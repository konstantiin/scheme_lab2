==> flow/design.v <==
module cubroot (
    input clk_i,
    input rst_i,
    input [7:0] x_bi,
    input start_i,
    output busy_o,
    output reg [7:0] y_bo
);
    localparam IDLE = 4'd0;
    localparam S1 = 4'd1;
    localparam S2 = 4'd2;
    localparam S3 = 4'd3;
    localparam S4 = 4'd4;
    localparam S5 = 4'd5;
    localparam S6 = 4'd6;
    localparam S7 = 4'd7;
    localparam NEXT_ITER = 4'd8;
    reg [3:0] state;
    reg [7:0] x;
    reg [7:0] y;
    reg [2:0] s;  
    reg [7:0] b;  
    assign busy_o = (state != IDLE);
    wire start_mul;
    assign start_mul = (state == S2);
    wire busy_mul;
    wire [15:0] mul_res;
    mult mul (
        .clk_i(clk_i),
        .rst_i(rst_i),
        .a_bi(y),       
        .b_bi(b), 
        .start_i(start_mul),
        .busy_o(busy_mul),
        .y_bo(mul_res)       
    );
    always @(posedge clk_i) begin
        if (rst_i) begin
            state <= IDLE;
            x <= 8'd0;
            y <= 8'd0;
            s <= 3'd6;
            y_bo <= 8'd0;
            b <= 8'd0;
        end else begin
            case (state)
                IDLE: begin
                    if (start_i) begin
                        state <= S1;
                        x <= x_bi;
                        y <= 8'd0;
                        s <= 3'd6;
                        b <= 8'd0;
                    end
                end
                S1: begin
                    y <= (y << 1);  
                    b <= ((y << 1) + 1);
                    state <= S2;
                end
                S2: begin
                    state <= S3;
                end
                S3: begin
                    if (!busy_mul) begin
                        state <= S4;
                        b <= mul_res + (mul_res << 1);  
                    end
                end
                S4: begin
                    state <= S5;
                    b <= ((b + 1) << s);
                end
                S5: begin
                    if (x >= b)begin
                        state <= S6;
                    end else begin
                        state <= NEXT_ITER;
                    end
                end
                S6: begin
                    x <= x - b;
                    state <= S7;
                end
                S7: begin
                    y <= y+1;
                    state <= NEXT_ITER;
                end
                NEXT_ITER: begin
                    if (s == 0) begin
                        y_bo <= y;
                        state <= IDLE;
                    end else begin
                        s <= s - 3;
                        state <= S1;
                    end
                end
                default: begin
                    state <= IDLE;
                end
            endcase
        end
    end
endmodule
module mult (input clk_i,
             input rst_i,
             input [7:0] a_bi,
             input [7:0] b_bi,
             input start_i,
             output busy_o,
             output reg [15:0] y_bo);
    localparam IDLE = 1'b0;
    localparam WORK = 1'b1;
    reg [3:0] ctr;           
    wire end_step;
    wire early_exit;         
    wire [7:0] part_sum;
    wire [15:0] shifted_part_sum;
    reg [7:0] a, b;
    reg [15:0] part_res;
    reg state;
    assign part_sum         = a & {8{b[ctr]}};
    assign shifted_part_sum = part_sum << ctr;
    assign end_step         = (ctr == 4'd7);
    assign early_exit       = (b == 8'd0);   
    assign busy_o           = state;
    always @(posedge clk_i) begin
        if (rst_i) begin
            ctr      <= 4'd0;
            part_res <= 16'd0;
            y_bo     <= 16'd0;
            a        <= 8'd0;
            b        <= 8'd0;
            state    <= IDLE;
        end 
        else begin
            case (state)
                IDLE: begin
                    if (start_i) begin
                        state <= WORK;
                        a        <= a_bi;
                        b        <= b_bi;
                        ctr      <= 4'd0;
                        part_res <= 16'd0;
                    end
                end
                WORK: begin
                    if (end_step || early_exit) begin
                        state <= IDLE;
                        y_bo  <= part_res + shifted_part_sum;
                    end else begin
                        part_res <= part_res + shifted_part_sum;
                        ctr      <= ctr + 4'd1;
                        end
                    end
                default: begin
                        state <= IDLE;
                    end
            endcase
        end
    end
endmodule
Tool chain data of cubroot
The steps from the RTL of cubroot to its reports follow in flow order.
Lines are those of the file above, counted from 1.
Library cell names are shortened.
{"block": "design", "top_module": "cubroot", "clock": "clk_i", "library": "sky130hd", "lib_corner": "tt_025C_1v80"}

Word level
Yosys after proc, flatten, opt, wreduce and memory -nomap, before mapping. Memory bits, and registers merged into a memory's read port (data or address), are not among the register bits. Print and check cells are not counted. Equal cells are merged and count once.
{"block": "word_totals", "regBits": 84, "input_bits": 11}
{"block": "op_classes", "cmp": 1, "reduce_and_logical": 18, "n_mux": 23, "n_addsub": 8, "n_logic": 2, "n_shift": 3, "n_eq": 14}
{"block": "ops", "op": "parallel mux 4 bit (select 9 bit)", "count": 1}
{"block": "ops", "op": "parallel mux 16 bit (select 2 bit)", "count": 1}
{"block": "ops", "op": "parallel mux 8 bit (select 4 bit)", "count": 1}
{"block": "ops", "op": "2-to-1 mux 16 bit", "count": 2}
{"block": "ops", "op": "parallel mux 8 bit (select 3 bit)", "count": 1}
{"block": "ops", "op": "2-to-1 mux 8 bit", "count": 3}
{"block": "ops", "op": "== test 4 x 3 -> 1 bit with constant B", "count": 5}
{"block": "ops", "op": "2-to-1 mux 4 bit", "count": 5}
{"block": "ops", "op": "adder 16 bit", "count": 1}
{"block": "ops", "op": "adder 8 x 1 -> 8 bit with constant B", "count": 2}
{"block": "ops", "op": "<< shifter 8 x 4 -> 16 bit", "count": 1}
{"block": "ops", "op": "parallel mux 8 bit (select 2 bit)", "count": 1}
{"block": "ops", "op": "AND reduction 2 bit", "count": 7}
{"block": "ops", "op": "inequality test 2 bit with constant B", "count": 5}
{"block": "ops", "op": "adder 8 x 1 -> 9 bit with constant B", "count": 1}
{"block": "ops", "op": "<< shifter 9 x 3 -> 8 bit", "count": 1}
{"block": "ops", "op": "== test 4 x 2 -> 1 bit with constant B", "count": 2}
{"block": "ops", "op": "nonzero test 4 bit", "count": 2}
{"block": "ops", "op": "indexed select 8 x 4 -> 1 bit", "count": 1}
{"block": "ops", "op": "adder 8 bit", "count": 1}
{"block": "ops", "op": "subtractor 8 bit", "count": 1}
{"block": "ops", "op": "greater-or-equal comparator 8 bit", "count": 1}
{"block": "ops", "op": "AND 8 bit", "count": 1}
{"block": "ops", "op": "logical NOT 8 bit", "count": 1}
{"block": "ops", "op": "parallel mux 4 bit (select 2 bit)", "count": 1}
{"block": "ops", "op": "AND reduction 3 bit", "count": 2}
{"block": "ops", "op": "parallel mux 3 bit (select 2 bit)", "count": 1}
{"block": "ops", "op": "2-to-1 mux 3 bit", "count": 2}
Not listed: further kinds 12, cells in them 15.

Logic depth
Longest topological path by Yosys (ltp), each cell counted once; first at word level (registers and memories cut), then after technology mapping (sequential cells cut; the memories' decode and read muxes count).
{"block": "depth", "word_depth": 6, "ABC_AREA": 0, "ltp_mapped": 14}

Netlist
The flow's flattened synthesis, as Yosys stat reports it; memories are mapped. The netlist is that of the ABC_AREA named above (0 if unset); the other value can give another one.
Totals and module areas in this step are rounded.
{"block": "by_type", "cell_type": "dfxtp_1", "count": 76}
{"block": "by_type", "cell_type": "ha_1", "count": 26}
{"block": "by_type", "cell_type": "a21oi_1", "count": 57}
{"block": "by_type", "cell_type": "nand2_1", "count": 74}
{"block": "by_type", "cell_type": "nor2_1", "count": 61}
{"block": "by_type", "cell_type": "mux2i_1", "count": 17}
{"block": "by_type", "cell_type": "clkbuf_1", "count": 40}
{"block": "by_type", "cell_type": "o21ai_0", "count": 26}
{"block": "by_type", "cell_type": "nand3_1", "count": 23}
{"block": "by_type", "cell_type": "xnor2_1", "count": 13}
{"block": "by_type", "cell_type": "a211oi_1", "count": 12}
{"block": "by_type", "cell_type": "a31oi_1", "count": 13}
{"block": "by_type", "cell_type": "a311oi_1", "count": 9}
{"block": "by_type", "cell_type": "nor3_1", "count": 15}
{"block": "by_type", "cell_type": "xor2_1", "count": 8}
{"block": "by_type", "cell_type": "inv_1", "count": 18}
{"block": "by_type", "cell_type": "mux2_2", "count": 6}
{"block": "by_type", "cell_type": "mux4_2", "count": 3}
Other cell types: 43; their cells: 118.
{"block": "synth_totals", "buf_cells": 47, "cell_count": 615, "ffs": 76, "area_mm2": 0.00482}
By module: a second synthesis without flattening, with its own total; a netlist apart from the flattened one above.
{"block": "unflattened", "hier_cells": 805, "hier_area_mm2": 0.00622}
Each row is one instance without its submodules.
{"block": "by_module", "module": "mult", "cells": 417, "area_mm2": 0.00327, "instances": 1, "seq_area_mm2": 0.00106}
{"block": "by_module", "module": "cubroot", "cells": 388, "area_mm2": 0.00295, "instances": 1, "seq_area_mm2": 0.000781}

Path before layout
Source: OpenSTA report_checks on the synthesized netlist (no wires, ideal clock, input and output delay 20% of the period each), path of least setup slack; recovery checks are left aside. Register names are those of the netlist, which keeps one name where synthesis merged equal registers.
{"block": "synth_path", "path_type": "register to register", "from": "reg mul.ctr[1]", "to": "reg mul.part_res[7]", "path_slack_ps": -233, "tclk_ps": 2850, "t_arrival_ps": 3009, "n_path_buf": 2, "path_delay_ps": 3083, "setup_time_ps": 74, "driving_pins": 14, "synth_period_reached_ps": 3083}
"path_delay_ps" = arrival - input delay + setup time.
"driving_pins": output pins that drive a net of the path, with the launching flip-flop's if there is one; two outputs of one cell count as two.
"synth_period_reached_ps" = period - worst setup slack (recovery checks aside). The figure is calculated, with input and output delays left at 20% of the set period.
The rows between start and end are the longest chain of elaborated cells between them; the timing report does not say that the signal goes this way. Where chains are equally long, one stands for them.
A line is the first line of the expression or statement that the cell stems from. Yosys adds cells for indexed reads and writes and turns some case tables into memories.
At most two assigning lines are given for a register; there are more.
{"block": "synth_via", "cell_sequence": "dfxtp_1 > buf_2 > buf_1 > nor2b_1 > a22oi_4 > or2_2 > nor3_1 > ha_1 > a211oi_1 > o21ai_0 > a21oi_1 > xor2_1 > or3_1 > a31oi_1", "elab_chain_len": 6, "cone_cells": 10, "cone_classes": "add/sub (1); eq/ne (2); shift (2); mux (2); logic (1); reduce/logical (2)"}
{"block": "synth_lines", "element": "from (decl)", "line_no": 114, "text": "reg [3:0] ctr;"}
{"block": "synth_lines", "element": "from (assign)", "line_no": 129, "text": "ctr      <= 4'd0;"}
{"block": "synth_lines", "element": "from (assign)", "line_no": 153, "text": "ctr      <= ctr + 4'd1;"}
{"block": "synth_lines", "element": "indexed select 8 x 4 -> 1 bit", "line_no": 122, "text": "assign part_sum         = a & {8{b[ctr]}};"}
{"block": "synth_lines", "element": "AND 8 bit", "line_no": 122}
{"block": "synth_lines", "element": "<< shifter 8 x 4 -> 16 bit", "line_no": 123, "text": "assign shifted_part_sum = part_sum << ctr;"}
{"block": "synth_lines", "element": "adder 16 bit", "line_no": 152, "text": "part_res <= part_res + shifted_part_sum;"}
{"block": "synth_lines", "element": "2-to-1 mux 16 bit", "line_no": 148, "text": "if (end_step || early_exit) begin"}
{"block": "synth_lines", "element": "parallel mux 16 bit (select 2 bit)", "line_no": 137, "text": "case (state)"}
{"block": "synth_lines", "element": "to (assign)", "line_no": 130, "text": "part_res <= 16'd0;"}
{"block": "synth_lines", "element": "to (assign)", "line_no": 152}
{"block": "synth_lines", "element": "to (decl)", "line_no": 120, "text": "reg [15:0] part_res;"}

Worst path after layout
From the final timing report of run 2: the path of least setup slack in the routed layout; clock arrival at registers is part of the times.
The report prints the path's times to 10 ps; the period is as set.
{"block": "layout_path", "path_type": "register to register", "from": "reg mul.ctr[0]", "to": "reg mul.part_res[4]", "t_arrival_ps": 3350, "tclk_ps": 3910, "path_slack_ps": 790, "driving_pins": 14, "n_path_buf": 1, "setup_time_ps": 120}
The rows between start and end are the longest chain of elaborated cells between them; the timing report does not say that the signal goes this way. Where chains are equally long, one stands for them.
At most two assigning lines are given for a register; there are more.
{"block": "layout_via", "cell_sequence": "dfxtp_4 > mux4_2 > a22oi_4 > or2_4 > nor2_1 > ha_2 > fa_2 > a21o_1 > a21oi_2 > buf_4 > xnor2_1 > nor2_1 > a31oi_1 > nor2_1", "elab_chain_len": 6, "cone_cells": 10, "cone_classes": "add/sub (1); eq/ne (2); shift (2); mux (2); logic (1); reduce/logical (2)"}
{"block": "layout_lines", "element": "from (decl)", "line_no": 114, "text": "reg [3:0] ctr;"}
{"block": "layout_lines", "element": "from (assign)", "line_no": 129, "text": "ctr      <= 4'd0;"}
{"block": "layout_lines", "element": "from (assign)", "line_no": 153, "text": "ctr      <= ctr + 4'd1;"}
{"block": "layout_lines", "element": "indexed select 8 x 4 -> 1 bit", "line_no": 122, "text": "assign part_sum         = a & {8{b[ctr]}};"}
{"block": "layout_lines", "element": "AND 8 bit", "line_no": 122}
{"block": "layout_lines", "element": "<< shifter 8 x 4 -> 16 bit", "line_no": 123, "text": "assign shifted_part_sum = part_sum << ctr;"}
{"block": "layout_lines", "element": "adder 16 bit", "line_no": 152, "text": "part_res <= part_res + shifted_part_sum;"}
{"block": "layout_lines", "element": "2-to-1 mux 16 bit", "line_no": 148, "text": "if (end_step || early_exit) begin"}
{"block": "layout_lines", "element": "parallel mux 16 bit (select 2 bit)", "line_no": 137, "text": "case (state)"}
{"block": "layout_lines", "element": "to (assign)", "line_no": 130, "text": "part_res <= 16'd0;"}
{"block": "layout_lines", "element": "to (assign)", "line_no": 152}
{"block": "layout_lines", "element": "to (decl)", "line_no": 120, "text": "reg [15:0] part_res;"}

Top module cubroot; platform sky130hd; tools Yosys and OpenROAD; 2 stored runs in no particular order. Input and output delays are each 20% of the period that was set; the output load is 0.01 pF.
"timing.achieved_period_ps": clock period set for the run, less the worst setup slack. It is reckoned from that one timing run; input and output delays stay at 20% of the period that was set.
By "timing.worst_path_ps" is meant the share of the clock period that the worst setup path is allowed (20% is reserved at inputs, 20% at outputs), minus its slack. Clock arrival times at its registers enter into it.
By "total_power_mw" is meant OpenSTA's value without simulated activity: inputs other than the clock are taken to toggle once in ten clock periods, and the tool carries that through the logic.
"timing.worst_path_ps" is given in steps of 10 ps.
Values from the reports are rounded here.

{"run": "run 1", "settings": { "period_ns": 2.07, "CORE_UTILIZATION": 64, "PLACE_DENSITY": 0.41, "HOLD_SLACK_MARGIN": 0.12, "CELL_PAD_IN_SITES_GLOBAL_PLACEMENT": 1, "CAP_MARGIN": 25, "SLEW_MARGIN": 5, "CORE_MARGIN": 2 }, "outcome": "did not finish, placement stopped with GPL-0301"}
{"run": "run 2", "settings": { "period_ns": 3.91, "CORE_UTILIZATION": 33, "SETUP_SLACK_MARGIN": 0.83, "PLACE_DENSITY_LB_ADDON": 0.22, "CORE_ASPECT_RATIO": 0.98, "CORE_MARGIN": 2, "CELL_PAD_IN_SITES_DETAIL_PLACEMENT": 2, "CTS_CLUSTER_DIAMETER": 209, "CAP_MARGIN": 20, "MAX_ROUTING_LAYER": "met4", "SLEW_MARGIN": 20 }, "results": { "ys_area_mm2": 0.00482, "timing.achieved_period_ps": 3117, "utilization_pct": 38.8, "die_area_mm2": 0.0156, "setup_ws_ps": 793, "fin_hold_ws_ps": 468, "final_cell_area_mm2": 0.00552, "total_power_mw": 2.12, "timing.worst_path_ps": 3120, "worst_setup_path_type": "register to register", "tns_ps": 0 }}
